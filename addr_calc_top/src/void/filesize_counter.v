==> flow/design.v <==
module counter1_4 (filesize,enable,pause,clk,count,done);
	input [31:0] filesize;
	input enable, clk, pause;
	output [31:0] count;
	output done;
reg[31:0] count;
reg done;
always @(posedge clk)
begin
	if (enable)
	begin
		if (count != filesize/4)
		begin
			if (!pause)
			begin
				if (count == 100000000)
				begin
					count <= 0;
					done <= 0;
				end else
				begin
					done <= 0;
					count <= count + 1;
				end
			end else
			begin
				count <= count;
			end
		end else
		begin
			count <= 100000000;
			done <= 1;
		end
	end else
	begin
		count <= 100000000;
		done <= 1;
	end
end
endmodule
==> Tool chain data of counter1_4 <==
Tool output for the design above, in the order of the flow.
Line numbers count from 1 in the design file above.
Operators carry their Yosys type and port widths (W data, S select, Z words).
Cell names lack the library's common part.
{ "inputs": {"top": "counter1_4", "clock": "clk", "lib": "sky130hd", "pvt_corner": "tt_025C_1v80"} }

==> Elaborated design <==
Source: Yosys, flattened and elaborated, memories not mapped. Widths are those after wreduce. Registers that Yosys merges into a memory's read port (data or address) are not register bits. Print and check cells do not count. Equal cells are merged and count once.
{ "word_totals": {"clocked_rd_ports_x_width": 0, "latchBits": 0, "mem_bits_rw": 0, "romBits": 0, "reg_bits": 33, "memories": 0, "in_bits": 35, "wordCells": 7, "out_inout_bits": 33} }
{ "classes": {"compare": 0, "n_reduce_logical": 1, "div_mod_pow": 0, "shifts": 0, "mul": 0, "n_mux": 1, "logic": 0, "eq_ne": 2, "add_sub_neg": 1} }
{ "ops": {"columns": ["op", "n"], "rows": [
  ["$add A32 B1 Y32 const B", 1],
  ["$eq A32 B27 Y1 const B", 1],
  ["$ne A32 B30 Y1", 1],
  ["$mux W32", 1],
  ["$reduce_and A2 Y1", 1]
]} }

==> Depth <==
Depth = most cells in a row (Yosys ltp): at word level without a register or memory, in the mapped netlist without a sequential cell, where the memories' decode and read muxes count.
{ "logic_depth": {"depth_word": 2, "ABC_AREA": 0, "ltp_mapped": 8, "mapped_depth_nobuf": 7} }

==> Synthesis result <==
Source: synth_stat.txt of the flow (Yosys; design flattened, memories mapped). It holds for the ABC_AREA given above (unset counts as 0); a run with the other value may have another netlist.
The area totals of this step are shown rounded.
{ "synth_totals": {"cells": 233, "ffs": 33, "buf_cells": 15, "yosys_area_um2": 2130, "seq_area_um2": 661} }
{ "types": {"columns": ["cell", "n", "type_area_um2"], "rows": [
  ["dfxtp_1", 33, 660.634],
  ["xnor2_1", 38, 332.819],
  ["xor2_1", 18, 157.651],
  ["nand4_1", 19, 118.864],
  ["o21bai_2", 10, 112.608],
  ["buf_6", 7, 78.826],
  ["nor2_1", 21, 78.826],
  ["nand3_1", 11, 55.053],
  ["nor2_2", 7, 43.792],
  ["nor4_1", 7, 43.792],
  ["nand2_1", 11, 41.29],
  ["xnor2_2", 2, 32.531],
  ["or4_1", 4, 30.029],
  ["o41ai_4", 1, 27.526],
  ["xnor2_4", 1, 27.526],
  ["a21oi_2", 3, 26.275],
  ["and4_1", 3, 26.275],
  ["ha_1", 2, 25.024]
]} }
Other cell types: 17; their cells: 35.

==> Path before layout <==
OpenSTA on the mapped netlist: ideal clock, no wires. The path of least setup slack (recovery checks aside). Input and output delay are each 20% of the period. Register names are those of the netlist, which keeps one name where synthesis merged equal registers.
{ "synth_timing": {"path_kind": "reg-to-reg", "start": "reg count[3]", "end": "reg count[27]", "path_buffers": 2, "setup_slack_ns": 0.180, "setup_ns": 0.115, "required_ns": 2.205, "tclk_ns": 2.32, "arrival_time_ns": 2.024, "delay_ns": 2.139, "launch_ns": 0.000, "driving_pins": 8, "period_less_setup_slack_ns": 2.14} }
"delay_ns" = arrival - input delay + setup time.
"driving_pins" counts driving pins, that of a launching flip-flop among them; a cell with two outputs on the path counts twice.
"period_less_setup_slack_ns" is the clock period less the worst setup slack; recovery checks do not enter. This is arithmetic on one report: input and output delays are still those of the set period (20% each).
The rows between start and end are the longest chain of elaborated cells between them; the timing report does not say that the signal goes this way. Where chains are equally long, one stands for them.
A line is the first line of the expression or statement that the cell stems from. Yosys adds cells for indexed reads and writes and turns some case tables into memories.
At most two assigning lines are given for a register; there are more.
{ "synth_via": {"path_cell_list": "dfxtp_1 -> clkbuf_1 -> xnor2_1 -> nand4_1 -> or4_4 -> o41ai_4 -> buf_6 -> nor2_2", "elab_chain_cells": 2, "cells_between": 5, "lines_between": 3, "cone_classes": "add/sub (1); eq/ne (2); mux (1); reduce/logical (1)"} }
{ "synth_rtl": {"columns": ["element", "line_no", "text"], "rows": [
  ["from (decl)", 4, "output [31:0] count;"],
  ["from (assign)", 23, "count <= count + 1;"],
  ["from (assign)", 27, "count <= count;"],
  ["$add A32 B1 Y32", 23, null],
  ["$mux W32", 16, "if (count == 100000000)"],
  ["to (assign)", 23, null],
  ["to (assign)", 27, null],
  ["to (decl)", 4, null]
]} }

==> Worst path after layout <==
Path of least setup slack in the final report of run 1 (OpenROAD, finished layout, wires in). Where an end is a register, its clock arrival counts in the times.
{ "layout_timing": {"path_kind": "input-to-reg", "start": "in filesize[15]", "end": "reg count[29]", "setup_slack_ns": 0.06, "setup_ns": 0.10, "arrival_time_ns": 2.26, "driving_pins": 9, "input_delay_ns": 0.43, "path_buffers": 4, "required_ns": 2.31, "launch_ns": 0.43, "tclk_ns": 2.13} }
The rows between start and end are the longest chain of elaborated cells between them; the timing report does not say that the signal goes this way. Where chains are equally long, one stands for them.
At most two assigning lines are given for a register; there are more.
{ "layout_via": {"path_cell_list": "clkdlybuf4s15_2 -> xnor2_4 -> nand4_1 -> or4_4 -> o41ai_4 -> buf_4 -> buf_12 -> buf_16 -> nor2_2", "elab_chain_cells": 2, "cells_between": 2, "lines_between": 1, "cone_classes": "eq/ne (1); reduce/logical (1)"} }
{ "layout_rtl": {"columns": ["element", "line_no", "text"], "rows": [
  ["from (decl)", 2, "input [31:0] filesize;"],
  ["$ne A32 B30 Y1", 12, "if (count != filesize/4)"],
  ["$reduce_and A2 Y1", null, null],
  ["to (assign)", 23, "count <= count + 1;"],
  ["to (assign)", 27, "count <= count;"],
  ["to (decl)", 4, "output [31:0] count;"]
]} }

Appendix: measured runs

Stored flow runs of counter1_4 (2 of them; Yosys, OpenROAD, sky130hd). They differ in their settings and are not a sequence. Constraints: input delay and output delay 20% of the set period each, output load 0.01 pF.
"critical_path_time_ns" is the time allowed to the run's worst setup path (the clock period less input and output delay, where it has them) less its slack. Clock arrival times count: a late capture clock shortens it, a late launch clock lengthens it.
"fin_power_uw" is the tool's figure for a default switching activity; nothing was simulated.
Values from the reports are rounded here.

Run 1
==> flow/run.sh <==
#!/bin/bash
# the make line also repeats the synthesis and layout settings of config.mk as NAME=value (left out here)
make -C /OpenROAD-flow-scripts/flow DESIGN_CONFIG=/design/flow/config.mk WORK_HOME=/design/flow/orfs CLKGATE_MAP_FILE= finish
==> flow/config.mk <==
export PLATFORM = sky130hd
export DESIGN_NAME = counter1_4
export DESIGN_NICKNAME = counter1_4
export VERILOG_FILES = /design/flow/design.v
export SDC_FILE = /design/flow/constraint.sdc
export NUM_CORES = 4
export LEC_CHECK = 0
export CAP_MARGIN = 20
export CORE_MARGIN = 2
export CORE_UTILIZATION = 40
export SLEW_MARGIN = 20
==> flow/constraint.sdc <==
create_clock -name core_clock -period 2.13 [get_ports {clk}]
set_input_delay 0.4260 -clock core_clock [delete_from_list [all_inputs] [get_ports {clk}]]
set_output_delay 0.4260 -clock core_clock [all_outputs]
set_load 0.01 [all_outputs]

==> results of run 1, as JSON <==
{
  "yosys.chip_area_um2": 2130,
  "die_footprint_um2": 5930,
  "util_pct": 66.2,
  "worst_setup_slack_ns": 0.057,
  "final_setup_tns_ns": 0.000,
  "final_hold_ws_ns": 0.477,
  "fin_power_uw": 2370,
  "critical_path_time_ns": 1.65,
  "path_kind": "input-to-reg"
}

Run 2
==> flow/run.sh <==
#!/bin/bash
# the make line also repeats the synthesis and layout settings of config.mk as NAME=value (left out here)
make -C /OpenROAD-flow-scripts/flow DESIGN_CONFIG=/design/flow/config.mk WORK_HOME=/design/flow/orfs CLKGATE_MAP_FILE= finish
==> flow/config.mk <==
export PLATFORM = sky130hd
export DESIGN_NAME = counter1_4
export DESIGN_NICKNAME = counter1_4
export VERILOG_FILES = /design/flow/design.v
export SDC_FILE = /design/flow/constraint.sdc
export NUM_CORES = 4
export LEC_CHECK = 0
export CAP_MARGIN = 20
export CELL_PAD_IN_SITES_DETAIL_PLACEMENT = 1
export CELL_PAD_IN_SITES_GLOBAL_PLACEMENT = 0
export CORE_MARGIN = 2
export CORE_UTILIZATION = 31
export GPL_TIMING_DRIVEN = 0
export MAX_ROUTING_LAYER = met5
export PLACE_DENSITY = 0.54
export SETUP_SLACK_MARGIN = -0.06
export SLEW_MARGIN = 20
==> flow/constraint.sdc <==
create_clock -name core_clock -period 1.7 [get_ports {clk}]
set_input_delay 0.3400 -clock core_clock [delete_from_list [all_inputs] [get_ports {clk}]]
set_output_delay 0.3400 -clock core_clock [all_outputs]
set_load 0.01 [all_outputs]

==> results of run 2, as JSON <==
{
  "yosys.chip_area_um2": 2130,
  "die_footprint_um2": 7550,
  "util_pct": 51.4,
  "worst_setup_slack_ns": -0.418,
  "final_setup_tns_ns": -11.1,
  "final_hold_ws_ns": 0.475,
  "fin_power_uw": 3070,
  "critical_path_time_ns": 2.12,
  "path_kind": "reg-to-reg"
}
